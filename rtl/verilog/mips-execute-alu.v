==> flow/design.v <==
module MIPS_ALU (
    input clk,
    input pipeline_flush_i,
    input r_type_i,
    input [6 - 1 : 0] opcode_i,
    input [6 - 1 : 0] funct_i,
    input [32 - 1 : 0] alu_input1_i,
    input [32 - 1 : 0] alu_input2_i,
    input [32 - 1 : 0] pc_i,
    output overflow_o,
    output zero_o,
    output negative_o,
    output [32 - 1 : 0] alu_result_o,
);
    reg overflow;
    reg zero;
    reg negative;
    reg [32 - 1 : 0] alu_result;
    assign alu_result_o = alu_result;
    assign overflow_o = overflow;
    assign zero_o = zero;
    assign negative_o = negative;
    always @(posedge clk) begin
        if (r_type_i) begin
            case (funct_i)
                6'h20: begin
                    alu_result = alu_input1_i + alu_input2_i;
                    overflow = (~alu_result[32 - 1] & alu_input1_i[32 - 1] 
                    & alu_input2_i[32 - 1]) | (alu_result[32 - 1] 
                    & ~alu_input1_[32 - 1] & ~alu_input2_i[32 - 1]);
                end 
                6'h21: begin
                    alu_result = alu_input1_i + alu_input2_i;
                end
                6'h22: begin
                    alu_result = alu_input1_i - alu_input2_i;
                    overflow = (~alu_result[32 - 1] & ~alu_input1_i[32 - 1] 
                    & alu_input2_i[32 - 1]) | (alu_result[32 - 1] 
                    & alu_input1_[32 - 1] & ~alu_input2_i[32 - 1]);
                end
                6'h23: begin
                    alu_result = alu_input1_i - alu_input2_i;
                end
                6'h24: begin  
                    alu_result = alu_input1_i & alu_input2_i;
                end
                6'h27: begin  
                    alu_result = ~(alu_input1_i | alu_input2_i);
                end
                6'h25: begin  
                    alu_result = alu_input1_i | alu_input2_i;
                end
                6'h26: begin  
                    alu_result = alu_input1_i ^ alu_input2_i;
                end
                6'h00: begin  
                    alu_result = alu_input1_i << alu_input2_i[4:0];
                end
                6'h04: begin  
                    alu_result = alu_input1_i << alu_input2_i[4:0];
                end
                6'h02: begin  
                    alu_result = alu_input1_i >> alu_input2_i[4:0];
                end
                6'h06: begin  
                    alu_result = alu_input1_i >> alu_input2_i[4:0];
                end
                6'h03: begin  
                    alu_result = $signed(alu_input1_i) >>> alu_input2_i[4:0];
                end
                6'h07: begin  
                    alu_result = $signed(alu_input1_i) >>> alu_input2_i[4:0];
                end
                6'h2A: begin  
                    alu_result <= $signed(alu_input1_i) < $signed(alu_input2_i);
                    neg <= $signed(alu_input1_i) < $signed(alu_input2_i);
                end
                6'h08: begin  
                    alu_result = alu_input1_i;
                end
            endcase
        end
        else begin
            case (opcode_i)
                6'h08: begin
                    alu_result = alu_input1_i + alu_input2_i;
                    overflow = (~alu_result[32 - 1] & alu_input1_i[32 - 1] 
                    & alu_input2_i[32 - 1]) | (alu_result[32 - 1] 
                    & ~alu_input1_[32 - 1] & ~alu_input2_i[32 - 1]);
                end
                6'h09: begin
                    alu_result = alu_input1_i + alu_input2_i;
                end
                6'h0C: begin
                    alu_result = alu_input1_i & alu_input2_i;
                end
                6'h0D: begin
                    alu_result = alu_input1_i | alu_input2_i;
                end
                6'h0E: begin
                    alu_result = alu_input1_i ^ alu_input2_i;
                end
                6'h04: begin
                    alu_result <= alu_input1_i == alu_input2_i;
                    zero <= alu_input1_i == alu_input2_i;
                end
                6'h05: begin
                    alu_result <= alu_input1_i != alu_input2_i;
                    zero <= alu_input1_i == alu_input2_i;
                end
                6'h23: begin
                    alu_result = alu_input1_i + alu_input2_i;
                end
                6'h2B: begin
                    alu_result = alu_input1_i + alu_input2_i;
                end
            endcase
        end
    end
endmodule
## From RTL to reports: MIPS_ALU

What the tools print for MIPS_ALU, step after step.
Line numbers count from 1 in the design file above.
Operators carry their Yosys type and port widths (W data, S select, Z words).
A cell with - has no value.

- Design top: MIPS_ALU
- Clock: clk
- Standard-cell library: sky130hd
- Library corner: tt_025C_1v80

## Word level

Counts by Yosys on the flattened word-level netlist (proc, flatten, opt, wreduce; memories kept). Register bits leave out memories and registers merged into their read ports (data or address). Print and check cells are left out.

- Add/sub/neg operators: 2
- $lt $le $gt $ge: 1
- Equal/unequal tests: 29
- Shift operators: 3
- Muxes and demuxes: 6
- Bitwise logic cells: 12
- Reductions and logical operators: 13

Operators by type and width:

| operator | count |
|---|---|
| $pmux W32 S11 | 1 |
| $pmux W32 S6 | 1 |
| $eq A6 B6 Y1 const B | 11 |
| $eq A32 B32 Y1 | 2 |
| $eq A6 B4 Y1 const B | 6 |
| $add A32 B32 Y32 | 1 |
| $sub A32 B32 Y32 | 1 |
| $lt A32 B32 Y1 | 1 |
| $ne A32 B32 Y1 | 1 |
| $and A32 B32 Y32 | 1 |
| $or A32 B32 Y32 | 1 |
| $xor A32 B32 Y32 | 1 |
| $shl A32 B5 Y32 | 1 |
| $shr A32 B5 Y32 | 1 |
| $sshr A32 B5 Y32 | 1 |
| $not A32 Y32 | 1 |
| $mux W32 | 1 |
| $eq A6 B3 Y1 const B | 5 |
| $ne A12 B6 Y1 const B | 1 |
| $reduce_or A2 Y1 | 6 |
| $eq A6 B2 Y1 const B | 2 |
| $reduce_bool A7 Y1 | 1 |
| $reduce_and A2 Y1 | 3 |
| $logic_not A6 Y1 | 1 |
| $and A1 B1 Y1 | 4 |
| $not A1 Y1 | 4 |
| $reduce_or A4 Y1 | 1 |
| $ne A3 B1 Y1 const B | 1 |

Not listed: further kinds 3, cells in them 4.

- Register bits after elaboration: 34
- Elaborated cells: 69

## Longest topological paths

Yosys ltp: most cells in a row. Word level: on the elaborated netlist, between registers, memories and ports. Mapped: between sequential cells and ports; inverters and the memories' decode and read muxes count.

- Depth after elaboration: 6
- ABC_AREA: 0
- Mapped depth: 17

## Synthesis result

The flow's flattened synthesis, as Yosys stat reports it; memories are mapped. The netlist is that of the ABC_AREA named above (0 if unset); the other value can give another one.
Totals and module areas in this step are rounded.

Cells by type:

| type | count |
|---|---|
| sky130_fd_sc_hd__ha_1 | 98 |
| sky130_fd_sc_hd__mux4_2 | 50 |
| sky130_fd_sc_hd__edfxtp_1 | 34 |
| sky130_fd_sc_hd__a21oi_1 | 152 |
| sky130_fd_sc_hd__nor2_1 | 163 |
| sky130_fd_sc_hd__nand2_1 | 162 |
| sky130_fd_sc_hd__o21ai_0 | 112 |
| sky130_fd_sc_hd__mux2i_1 | 45 |
| sky130_fd_sc_hd__inv_1 | 99 |
| sky130_fd_sc_hd__clkbuf_1 | 84 |
| sky130_fd_sc_hd__mux2_2 | 23 |
| sky130_fd_sc_hd__a211oi_1 | 33 |
| sky130_fd_sc_hd__xnor2_1 | 28 |
| sky130_fd_sc_hd__o211ai_1 | 32 |
| sky130_fd_sc_hd__nand3_1 | 42 |
| sky130_fd_sc_hd__nor3_1 | 41 |
| sky130_fd_sc_hd__a221oi_1 | 19 |
| sky130_fd_sc_hd__o221ai_1 | 19 |

Not listed: further types 78, cells in them 421.

- Cells in the netlist: 1,657
- Chip area (Yosys): 12,000 µm²
- Area of sequential cells: 1,020 µm²
- Flip-flops: 34

## Timing after synthesis

Path of least setup slack by OpenSTA after synthesis, without wires, with an ideal clock, recovery checks aside; 20% of the period is set as input and as output delay. Where synthesis merged equal registers, the netlist keeps one of their names.

- Path kind: in2reg
- Start: in funct_i[0]
- End: reg alu_result[0]
- Clock period: 4.36 ns
- External input delay: 0.872 ns
- Setup time: 0.440 ns
- Arrival time: 3.976 ns
- Required time: 3.920 ns
- Slack: -0.056 ns
- Path delay: 3.544 ns
- Driving pins on the path: 7
- Path buffers: 3
- Synthesis period reached: 4.416 ns

"path delay" = arrival - input delay + setup time.
"driving pins on the path" counts driving pins, that of a launching flip-flop among them; a cell with two outputs on the path counts twice.
"synthesis period reached" = period - worst setup slack (recovery checks aside). The figure is calculated, with input and output delays left at 20% of the set period.
Between the ends stands the longest chain of elaborated cells between them, by number of cells; it is not shown to be the way that was timed. Of several equally long chains one is given.
Each line given opens the expression or statement behind the cell; cells for indexed reads and writes are added by Yosys, which also makes memories of some case tables.
A register here has more assigning lines than the two given.
Only ways into the end's enable, where the timed path ends, are counted here.

- Cell sequence: sky130_fd_sc_hd__clkbuf_1 sky130_fd_sc_hd__or2_2 sky130_fd_sc_hd__nor4_4 sky130_fd_sc_hd__buf_2 sky130_fd_sc_hd__buf_1 sky130_fd_sc_hd__nor3_1 sky130_fd_sc_hd__a41oi_1
- Cells in the longest elaborated chain: 4

Ends and longest elaborated chain, after synthesis:

| what | RTL line | text |
|---|---|---|
| from (decl) | 6 | `input [6 - 1 : 0] funct_i,` |
| $eq A6 B6 Y1 | 25 | `case (funct_i)` |
| $reduce_or A2 Y1 | - |  |
| $ne A12 B6 Y1 | - |  |
| $reduce_and A2 Y1 | - |  |
| to (assign) | 27 | `alu_result = alu_input1_i + alu_input2_i;` |
| to (assign) | 33 | `alu_result = alu_input1_i + alu_input2_i;` |
| to (decl) | 18 | `reg [32 - 1 : 0] alu_result;` |

## Path in the finished layout

Path of least setup slack in the final report of entry A (OpenROAD, finished layout, wires in). Where an end is a register, its clock arrival counts in the times.

- Path kind: in2reg
- Start: in alu_input1_i[0]
- End: reg alu_result[16]
- Clock period: 4.75 ns
- External input delay: 0.95 ns
- Setup time: 0.31 ns
- Arrival time: 4.44 ns
- Required time: 4.74 ns
- Slack: 0.30 ns
- Driving pins on the path: 11
- Path buffers: 1

A register here has more assigning lines than the two given.

- Cell sequence: sky130_fd_sc_hd__clkdlybuf4s50_1 sky130_fd_sc_hd__ha_1 sky130_fd_sc_hd__fa_1 sky130_fd_sc_hd__a211oi_1 sky130_fd_sc_hd__o21ai_0 sky130_fd_sc_hd__nand3_1 sky130_fd_sc_hd__nand3_1 sky130_fd_sc_hd__a31oi_1 sky130_fd_sc_hd__o221ai_1 sky130_fd_sc_hd__a221oi_1 sky130_fd_sc_hd__a211oi_1

Ends and longest elaborated chain, after layout:

| what | RTL line | text |
|---|---|---|
| from (decl) | 7 | `input [32 - 1 : 0] alu_input1_i,` |
| to (assign) | 27 | `alu_result = alu_input1_i + alu_input2_i;` |
| to (assign) | 33 | `alu_result = alu_input1_i + alu_input2_i;` |
| to (decl) | 18 | `reg [32 - 1 : 0] alu_result;` |

Chain of elaborated cells between the ends: none given.

Wiki page: MIPS_ALU / flow data

Design MIPS_ALU on sky130hd. What follows are 2 stored runs of the flow, each under its own settings; their order means nothing. The constraints put input and output delay at 20% of the set period each and load the outputs with 0.01 pF.
"clock period achieved" = clock period - worst setup slack. The figure is calculated, with input and output delays left at 20% of the set period.
"critical path time" = time allowed to the worst setup path (clock period - input delay - output delay, where it has them) - its slack; a late launch clock adds to it, a late capture clock takes from it.
By "total power after layout" is meant OpenSTA's value without simulated activity: inputs other than the clock are taken to toggle once in ten clock periods, and the tool carries that through the logic.
Results are given in rounded form.

### Entry A

Settings: `period_ns=4.75`, `CORE_UTILIZATION=42`, `PLACE_DENSITY_LB_ADDON=0.28`, `CORE_ASPECT_RATIO=1.33`, `CELL_PAD_IN_SITES_GLOBAL_PLACEMENT=2`, `TNS_END_PERCENT=10`, `GPL_TIMING_DRIVEN=1`, `CAP_MARGIN=25`, `MAX_ROUTING_LAYER=met4`, `CORE_MARGIN=2`, `SLEW_MARGIN=20`

- Utilization: 50.6 %
- Critical path time: 3.50 ns
- Critical path kind: in2reg
- Total power after layout: 0.00245 W
- Total die area: 29,900 µm²
- Standard-cell area after routing: 14,300 µm²
- Chip area after synthesis (Yosys): 12,000 µm²
- Clock period achieved: 4.447 ns
- Worst hold slack in the final report: 1.38 ns
- Setup total negative slack: 0.000 ns
- Setup slack of the critical path: 0.303 ns

### Entry B

Settings: `period_ns=3.75`, `CORE_UTILIZATION=60`, `SETUP_SLACK_MARGIN=0.73`, `PLACE_DENSITY=0.58`, `CORE_ASPECT_RATIO=0.89`, `CORE_MARGIN=5`, `CELL_PAD_IN_SITES_GLOBAL_PLACEMENT=3`, `CAP_MARGIN=25`, `SLEW_MARGIN=20`

Incomplete, placement halted on GPL-0301.
